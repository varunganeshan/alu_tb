==> flow/design.v <==
module alu_design #(parameter DW = 8, CW = 4)(INP_VALID,OPA,OPB,CIN,CLK,RST,CMD,CE,MODE,COUT,OFLOW,RES,G,E,L,ERR);
  input [DW-1:0] OPA,OPB;
  input CLK,RST,CE,MODE,CIN;
  input [CW-1:0] CMD;
  input [1:0] INP_VALID;
  output reg [DW+1:0] RES = 9'bz; 
  output reg COUT = 1'bz;
  output reg OFLOW = 1'bz;
  output reg G = 1'bz;
  output reg E = 1'bz;
  output reg L = 1'bz;
  output reg ERR = 1'bz;
  reg [DW-1:0] OPA_1, OPB_1;
  reg [DW-1:0] oprd1, oprd2;
  reg [3:0] CMD_tmp;
  reg [DW-1:0] AU_out_tmp1,AU_out_tmp2 ;
  reg [4:0] wait_counter;
  reg oprd1_valid, oprd2_valid;
  always @ (posedge CLK) begin
      if(RST) begin
        oprd1<=0;
        oprd2<=0;
        CMD_tmp<=0;
        wait_counter<=0;
        oprd1_valid<=0;
        oprd2_valid<=0;
      end
      else if (INP_VALID==2'b01)  begin    
        oprd1<=OPA;
        CMD_tmp<=CMD;
        oprd1_valid<=1;
        wait_counter<=0;
        if(oprd2_valid && wait_counter >= 16) begin
          ERR <= 1'b1;
        end
      end
      else if (INP_VALID==2'b10)  begin    
        oprd2<=OPB;
        CMD_tmp<=CMD;
        oprd2_valid<=1;
        wait_counter<=0;
        if(oprd1_valid && wait_counter >= 16) begin
          ERR <= 1'b1;
        end
      end
      else if (INP_VALID==2'b11)  begin    
        oprd1<=OPA;
        oprd2<=OPB;
        CMD_tmp<=CMD;
        oprd1_valid<=1;
        oprd2_valid<=1;
        wait_counter<=0;
      end
      else begin    
        if((oprd1_valid && !oprd2_valid) || (!oprd1_valid && oprd2_valid)) begin
          if(wait_counter < 16) begin
            wait_counter <= wait_counter + 1;
          end else begin
            wait_counter <= 16;
          end
        end
      end
    end
    always@(posedge CLK)
      begin
       if(CE)                   
        begin
         if(RST)                
          begin
            RES=9'bzzzzzzzzz;
            COUT=1'bz;
            OFLOW=1'bz;
            G=1'bz;
            E=1'bz;
            L=1'bz;
            ERR=1'bz;
            AU_out_tmp1=0;
            AU_out_tmp2=0;
          end
         else if(MODE && oprd1_valid && oprd2_valid)          
         begin
           RES=9'bzzzzzzzzz;
           COUT=1'bz;
           OFLOW=1'bz;
           G=1'bz;
           E=1'bz;
           L=1'bz;
           ERR=1'bz;
          case(CMD_tmp)             
    4'b0000:                   begin             
              RES=oprd1+oprd2;
              COUT=RES[8]?1:0;
            end
      4'b0001 :                begin
             OFLOW=(oprd1<oprd2)?1:0;
             RES=oprd1-oprd2;
            end
           4'h2:            
            begin
             RES=oprd1+oprd2+CIN;
             COUT=RES[8]?1:0;
            end
           4'b0011:             
           begin
            OFLOW=(oprd1<oprd2)?1:0; 
            RES=oprd1-oprd2-CIN;
           end
           4'b0100:RES=oprd1;    
           4'b0101:RES=oprd1-1;    
           4'b0110:RES=oprd2-1;    
           4'b0111:RES=oprd2+1;    
           4'b1000:              
           begin
            RES=9'bzzzzzzzzz;
            if(oprd1==oprd2)
             begin
               E=1'b1;
               G=1'bz;
               L=1'bz;
             end
            else if(oprd1>oprd2)
             begin
               E=1'bz;
               G=1'b1;
               L=1'bz;
             end
            else 
             begin
               E=1'bz;
               G=1'bz;
               L=1'b1;
             end
           end
	   4'b1001: begin   
                    AU_out_tmp1 <= oprd1 + 1;
                    AU_out_tmp2 <= oprd2 + 1;
                    RES <=AU_out_tmp1 * AU_out_tmp2;
                  end
           4'b1010: begin   
                    AU_out_tmp1 <= oprd1 << 1;
                    AU_out_tmp2 <= oprd2;
                    RES <=AU_out_tmp1 - AU_out_tmp2; 
                  end
           default:   
            begin
            RES=9'bzzzzzzzzz;
            COUT=1'bz;
            OFLOW=1'bz;
            G=1'bz;
            E=1'bz;
            L=1'bz;
            ERR=1'bz;
           end
          endcase
         end
        else if(!MODE && oprd1_valid && oprd2_valid)          
        begin 
           RES=9'bzzzzzzzzz;
           COUT=1'bz;
           OFLOW=1'bz;
           G=1'bz;
           E=1'bz;
           L=1'bz;
           ERR=1'bz;
           case(CMD_tmp)    
             4'b0000:RES={1'b0,oprd1&oprd2};     
             4'b0001:RES={1'b0,~(oprd1&oprd2)};  
             4'b0010:RES={1'b0,oprd1&&oprd2};     
             4'b0011:RES={1'b0,~(oprd1|oprd2)};  
             4'b0100:RES={1'b0,oprd1^oprd2};     
             4'b0101:RES={1'b0,~(oprd1^oprd2)};  
             4'b0110:RES={1'b0,~oprd1};        
             4'b0111:RES={1'b0,~oprd2};        
             4'b1000:RES={1'b0,oprd1};      
             4'b1001:RES={1'b0,oprd1<<1};      
             4'b1010:RES={1'b0,oprd2<<1};      
             4'b1011:RES={1'b0,oprd2<<1};     
             4'b1100:                        
             begin
               if(oprd2[0])
                 OPA_1 = {oprd1[6:0], oprd1[7]};
               else
                 OPA_1 = oprd1;
               if(oprd2[1])
                 OPB_1 =  {OPA_1[5:0], OPA_1[7:6]}; 
               else
                 OPB_1= OPA_1;
               if(oprd2[2])
                 RES =  {OPB_1[3:0], OPB_1[7:4]} ;
               else
                 RES = OPB_1;
               if(oprd2[4] | oprd2[5] | oprd2[6] | oprd2[7])
                 ERR=1'b1;
             end
             4'b1101:                        
             begin
               if(oprd2[0])
                 OPA_1 = {oprd1[0], oprd1[7:1]};
               else
                 OPA_1 = oprd1;
               if(oprd2[1])
                 OPB_1 =  {OPA_1[1:0], OPA_1[7:2]}; 
               else
                 OPB_1= OPA_1;
               if(oprd2[2])
                 RES =  {OPB_1[3:0], OPB_1[7:4]} ;
               else
                 RES = OPB_1;
               if(oprd2[4] | oprd2[5] | oprd2[6] | oprd2[7])
                 ERR=1'b0;
             end
             default:   
               begin
               RES=9'bzzzzzzzzz;
               COUT=1'bz;
               OFLOW=1'bz;
               G=1'bz;
               E=1'bz;
               L=1'bz;
               ERR=1'bz;
               end
          endcase
     end
    end
   end
endmodule
== Tool chain data of alu_design ==
The steps from the RTL of alu_design to its reports follow in flow order.
Line numbers count from 1 in the design file above.
Operators: Yosys type, input widths -> output width; for muxes data width and select width s.
Cell names lack the library's common part.
Not given: --

* Design top: alu_design
* Clock port: CLK
* Library: sky130hd
* Corner: tt_025C_1v80

== Word level ==
Yosys after proc, flatten, opt, wreduce and memory -nomap, before mapping. Memory bits, and registers merged into a memory's read port (data or address), are not among the register bits. Print and check cells are not counted. Equal cells are merged and count once.

* Word-level cells: 153
* Input port bits: 27
* Word width x clocked read ports: 0
* Register bits: 60
* Output and inout port bits: 16
* Bits in latches: 0
* Memory bits (writable): 0
* Memory cells: 0
* Memory bits (read-only): 0

* Divide/modulo/power cells: 0
* Bitwise gates (word level): 13
* Equality and inequality tests: 19
* Mux-type cells: 62
* Add/subtract/negate cells: 10
* Shift operators: 0
* Order comparisons: 4
* Multipliers: 1
* Reductions and logical operators: 27

{| class="wikitable"
|+ Operators by type and width
! cell !! count
|-
| $pmux 9 s13 || 1
|-
| $mux 8 || 13
|-
| $pmux 10 s10 || 1
|-
| $mul 8x8->10 || 1
|-
| $not 8->8 || 5
|-
| $mux 1 || 36
|-
| $pmux 8 s2 || 2
|-
| $eq 4x4->1 const B || 6
|-
| $mux 10 || 2
|-
| $sub 8x1->9 const B || 2
|-
| $sub 8x8->9 || 2
|-
| $eq 4x3->1 const B || 4
|-
| $mux 4 || 3
|-
| $sub 10x1->10 || 1
|-
| $add 9x1->10 || 1
|-
| $add 8x1->9 const B || 1
|-
| $add 8x8->9 || 1
|-
| $mux 9 || 1
|-
| $logic_and 1x1->1 || 8
|-
| $reduce_bool 2->1 || 4
|-
| $eq 4x2->1 const B || 2
|-
| $add 8x1->8 const B || 1
|-
| $gt 8x8->1 || 1
|-
| $lt 8x8->1 || 1
|-
| $eq 8x8->1 || 1
|-
| $and 8x8->8 || 1
|-
| $or 8x8->8 || 1
|-
| $xor 8x8->8 || 1
|}

Other operator kinds: 21; their cells: 32.

== Depth ==
Yosys ltp: most cells in a row. Word level: on the elaborated netlist, between registers, memories and ports. Mapped: between sequential cells and ports; inverters and the memories' decode and read muxes count.

* Depth in word-level cells: 8
* ABC_AREA: 0
* Depth in mapped cells: 17
* Mapped depth without buffers: 17

== After synthesis ==
Yosys stat after the flow's synthesis: flattened, memories mapped to cells. It holds for the ABC_AREA given above (unset counts as 0); a run with the other value may have another netlist.

* Standard cells after synthesis: 946
* Mapped flip-flops: 50
* Buffer cells: 64
* Sequential area: 1281.2 um^2
* Mapped area: 7514.7 um^2

{| class="wikitable"
|+ Cells by type
! type !! count !! total area (um^2)
|-
| edfxtp_1 || 28 || 840.806
|-
| ha_1 || 66 || 825.792
|-
| fa_1 || 26 || 520.499
|-
| dfxtp_1 || 22 || 440.422
|-
| xnor2_1 || 45 || 394.128
|-
| nor2_1 || 103 || 386.621
|-
| o21ai_0 || 58 || 290.278
|-
| inv_1 || 77 || 289.027
|-
| mux2i_1 || 28 || 280.269
|-
| nand2_1 || 70 || 262.752
|-
| a21oi_1 || 50 || 250.24
|-
| and2_1 || 30 || 187.68
|-
| mux4_2 || 7 || 157.651
|-
| xor2_1 || 17 || 148.893
|-
| buf_2 || 29 || 145.139
|-
| nand2b_1 || 19 || 118.864
|-
| nand3_1 || 23 || 115.11
|-
| o22ai_1 || 15 || 93.84
|}

Other cell types: 71; their cells: 233.

== Path before layout ==
Source: OpenSTA report_checks on the synthesized netlist (no wires, ideal clock, input and output delay 20% of the period each), path of least setup slack; recovery checks are left aside. Register names are those of the netlist, which keeps one name where synthesis merged equal registers.

* Path type: flip-flop to flip-flop
* From: reg AU_out_tmp2[2]
* To: reg RES[8]
* Required time: 4290 ps
* Launch time at the first pin: 0 ps
* Arrival time: 3984 ps
* Stages: 17
* Path buffers: 0
* Period: 4560 ps
* Library setup time: 270 ps
* Path delay: 4254 ps
* Slack: 306 ps
* Synthesis period reached: 4254 ps

"path delay" = arrival - input delay + setup time.
"stages": output pins that drive a net of the path, with the launching flip-flop's if there is one; two outputs of one cell count as two.
"synthesis period reached" = period - worst setup slack (recovery checks aside). The figure is calculated, with input and output delays left at 20% of the set period.
The rows between start and end are the longest chain of elaborated cells between them; the timing report does not say that the signal goes this way. Where chains are equally long, one stands for them.
Each line given opens the expression or statement behind the cell; cells for indexed reads and writes are added by Yosys, which also makes memories of some case tables.
A register here has more assigning lines than the two given.

* Cell sequence: edfxtp_1 > and2_1 > fa_1 > inv_1 > fa_1 > inv_1 > fa_1 > inv_1 > fa_1 > inv_1 > ha_1 > a21boi_0 > or3_1 > nand3_1 > o311ai_1 > a21oi_1 > a31oi_1
* Length of the longest elaborated chain: 4
* Elaborated cells on any way between the ends: 5
* RTL lines with such cells: 5
* Those cells by class: add/sub (1); mul (1); mux (3)

{| class="wikitable"
|+ Ends and longest elaborated chain, after synthesis
! item !! RTL line !! text
|-
| start, declared || 16 || <nowiki>reg [DW-1:0] AU_out_tmp1,AU_out_tmp2 ;</nowiki>
|-
| start, assigned || 136 || <nowiki>AU_out_tmp2 <= oprd2 + 1;</nowiki>
|-
| start, assigned || 141 || <nowiki>AU_out_tmp2 <= oprd2;</nowiki>
|-
| $mul 8x8->10 || 137 || <nowiki>RES <=AU_out_tmp1 * AU_out_tmp2;</nowiki>
|-
| $pmux 10 s10 || 89 || <nowiki>case(CMD_tmp)</nowiki>
|-
| $mux 10 || 80 || <nowiki>else if(MODE && oprd1_valid && oprd2_valid)</nowiki>
|-
| $mux 9 || 68 || <nowiki>if(RST)</nowiki>
|-
| end, assigned || 91 || <nowiki>RES=oprd1+oprd2;</nowiki>
|-
| end, assigned || 96 || <nowiki>RES=oprd1-oprd2;</nowiki>
|-
| end, declared || 6 || <nowiki>output reg [DW+1:0] RES = 9'bz;</nowiki>
|}

== Timing after layout ==
From the final timing report of job 1: the path of least setup slack in the routed layout; clock arrival at registers is part of the times.
The path's times are printed in steps of 10 ps; the period is the one set.

* Path type: flip-flop to flip-flop
* From: reg AU_out_tmp2[2]
* To: reg RES[8]
* Library setup time: 270 ps
* Stages: 18
* Required time: 3740 ps
* Slack: -740 ps
* Launch time at the first pin: 350 ps
* Path buffers: 1
* Arrival time: 4480 ps
* Period: 3680 ps

The rows between start and end are the longest chain of elaborated cells between them; the timing report does not say that the signal goes this way. Where chains are equally long, one stands for them.
A register here has more assigning lines than the two given.

* Cell sequence: edfxtp_1 > buf_6 > and2_4 > fa_1 > inv_1 > fa_1 > inv_1 > fa_1 > inv_2 > fa_1 > inv_2 > ha_4 > a21boi_1 > or3_1 > nand3_1 > o311ai_1 > a21oi_1 > a31oi_1
* Length of the longest elaborated chain: 4
* Elaborated cells on any way between the ends: 5
* RTL lines with such cells: 5
* Those cells by class: add/sub (1); mul (1); mux (3)

{| class="wikitable"
|+ Ends and longest elaborated chain, post-layout
! item !! RTL line !! text
|-
| start, declared || 16 || <nowiki>reg [DW-1:0] AU_out_tmp1,AU_out_tmp2 ;</nowiki>
|-
| start, assigned || 136 || <nowiki>AU_out_tmp2 <= oprd2 + 1;</nowiki>
|-
| start, assigned || 141 || <nowiki>AU_out_tmp2 <= oprd2;</nowiki>
|-
| $mul 8x8->10 || 137 || <nowiki>RES <=AU_out_tmp1 * AU_out_tmp2;</nowiki>
|-
| $pmux 10 s10 || 89 || <nowiki>case(CMD_tmp)</nowiki>
|-
| $mux 10 || 80 || <nowiki>else if(MODE && oprd1_valid && oprd2_valid)</nowiki>
|-
| $mux 9 || 68 || <nowiki>if(RST)</nowiki>
|-
| end, assigned || 91 || <nowiki>RES=oprd1+oprd2;</nowiki>
|-
| end, assigned || 96 || <nowiki>RES=oprd1-oprd2;</nowiki>
|-
| end, declared || 6 || <nowiki>output reg [DW+1:0] RES = 9'bz;</nowiki>
|}

Record of 2 stored runs of the RTL-to-layout flow on alu_design, platform sky130hd. The runs are unordered. Constraints: input delay and output delay 20% of the set period each, output load 0.01 pF.
"achieved clock period" is the run's clock period less its worst setup slack. It is reckoned from that one timing run; input and output delays stay at 20% of the period that was set.
By "worst path time" is meant the share of the clock period that the worst setup path is allowed (20% is reserved at inputs, 20% at outputs), minus its slack. Clock arrival times at its registers enter into it.
"total power of the final layout" is the tool's figure for a default switching activity; nothing was simulated.
"worst path time" is given in steps of 10 ps.

=== Job 1 ===
{| class="wikitable"
! Setting !! Value
|-
| period_ns || 3.68
|-
| CORE_UTILIZATION || 70
|-
| SETUP_SLACK_MARGIN || 0.75
|-
| PLACE_DENSITY_LB_ADDON || 0.01
|-
| CORE_ASPECT_RATIO || 1.05
|-
| CORE_MARGIN || 6
|-
| CELL_PAD_IN_SITES_DETAIL_PLACEMENT || 0
|-
| TNS_END_PERCENT || 25
|-
| GPL_TIMING_DRIVEN || 1
|-
| GPL_ROUTABILITY_DRIVEN || 1
|-
| CTS_CLUSTER_SIZE || 62
|-
| CTS_CLUSTER_DIAMETER || 335
|-
| MAX_ROUTING_LAYER || met4
|-
| CAP_MARGIN || 20
|-
| SLEW_MARGIN || 20
|-
! Result !! Value
|-
| Standard-cell area after layout || 8528.2 um^2
|-
| Final setup TNS || -3658 ps
|-
| Worst path time || 4420 ps
|-
| Kind of the worst setup path || flip-flop to flip-flop
|-
| Mapped cell area after synthesis || 7514.7 um^2
|-
| Utilization || 0.823
|-
| Total power of the final layout || 0.002402 W
|-
| Full die area || 13366.8 um^2
|-
| Achieved clock period || 4417 ps
|-
| Worst hold slack in the final report || 547 ps
|-
| Lowest setup slack || -737 ps
|}

=== Job 2 ===
{| class="wikitable"
! Setting !! Value
|-
| period_ns || 4.46
|-
| CORE_UTILIZATION || 55
|-
| SETUP_SLACK_MARGIN || 1.27
|-
| PLACE_DENSITY_LB_ADDON || 0.07
|-
| TNS_END_PERCENT || 95
|-
| CAP_MARGIN || 10
|-
| CORE_MARGIN || 2
|-
| SLEW_MARGIN || 20
|-
! Result !! Value
|-
| Standard-cell area after layout || 8531.9 um^2
|-
| Final setup TNS || 0 ps
|-
| Worst path time || 4280 ps
|-
| Kind of the worst setup path || flip-flop to flip-flop
|-
| Mapped cell area after synthesis || 7514.7 um^2
|-
| Utilization || 0.642
|-
| Total power of the final layout || 0.002075 W
|-
| Full die area || 14614.4 um^2
|-
| Achieved clock period || 4284 ps
|-
| Worst hold slack in the final report || 510 ps
|-
| Lowest setup slack || 176 ps
|}
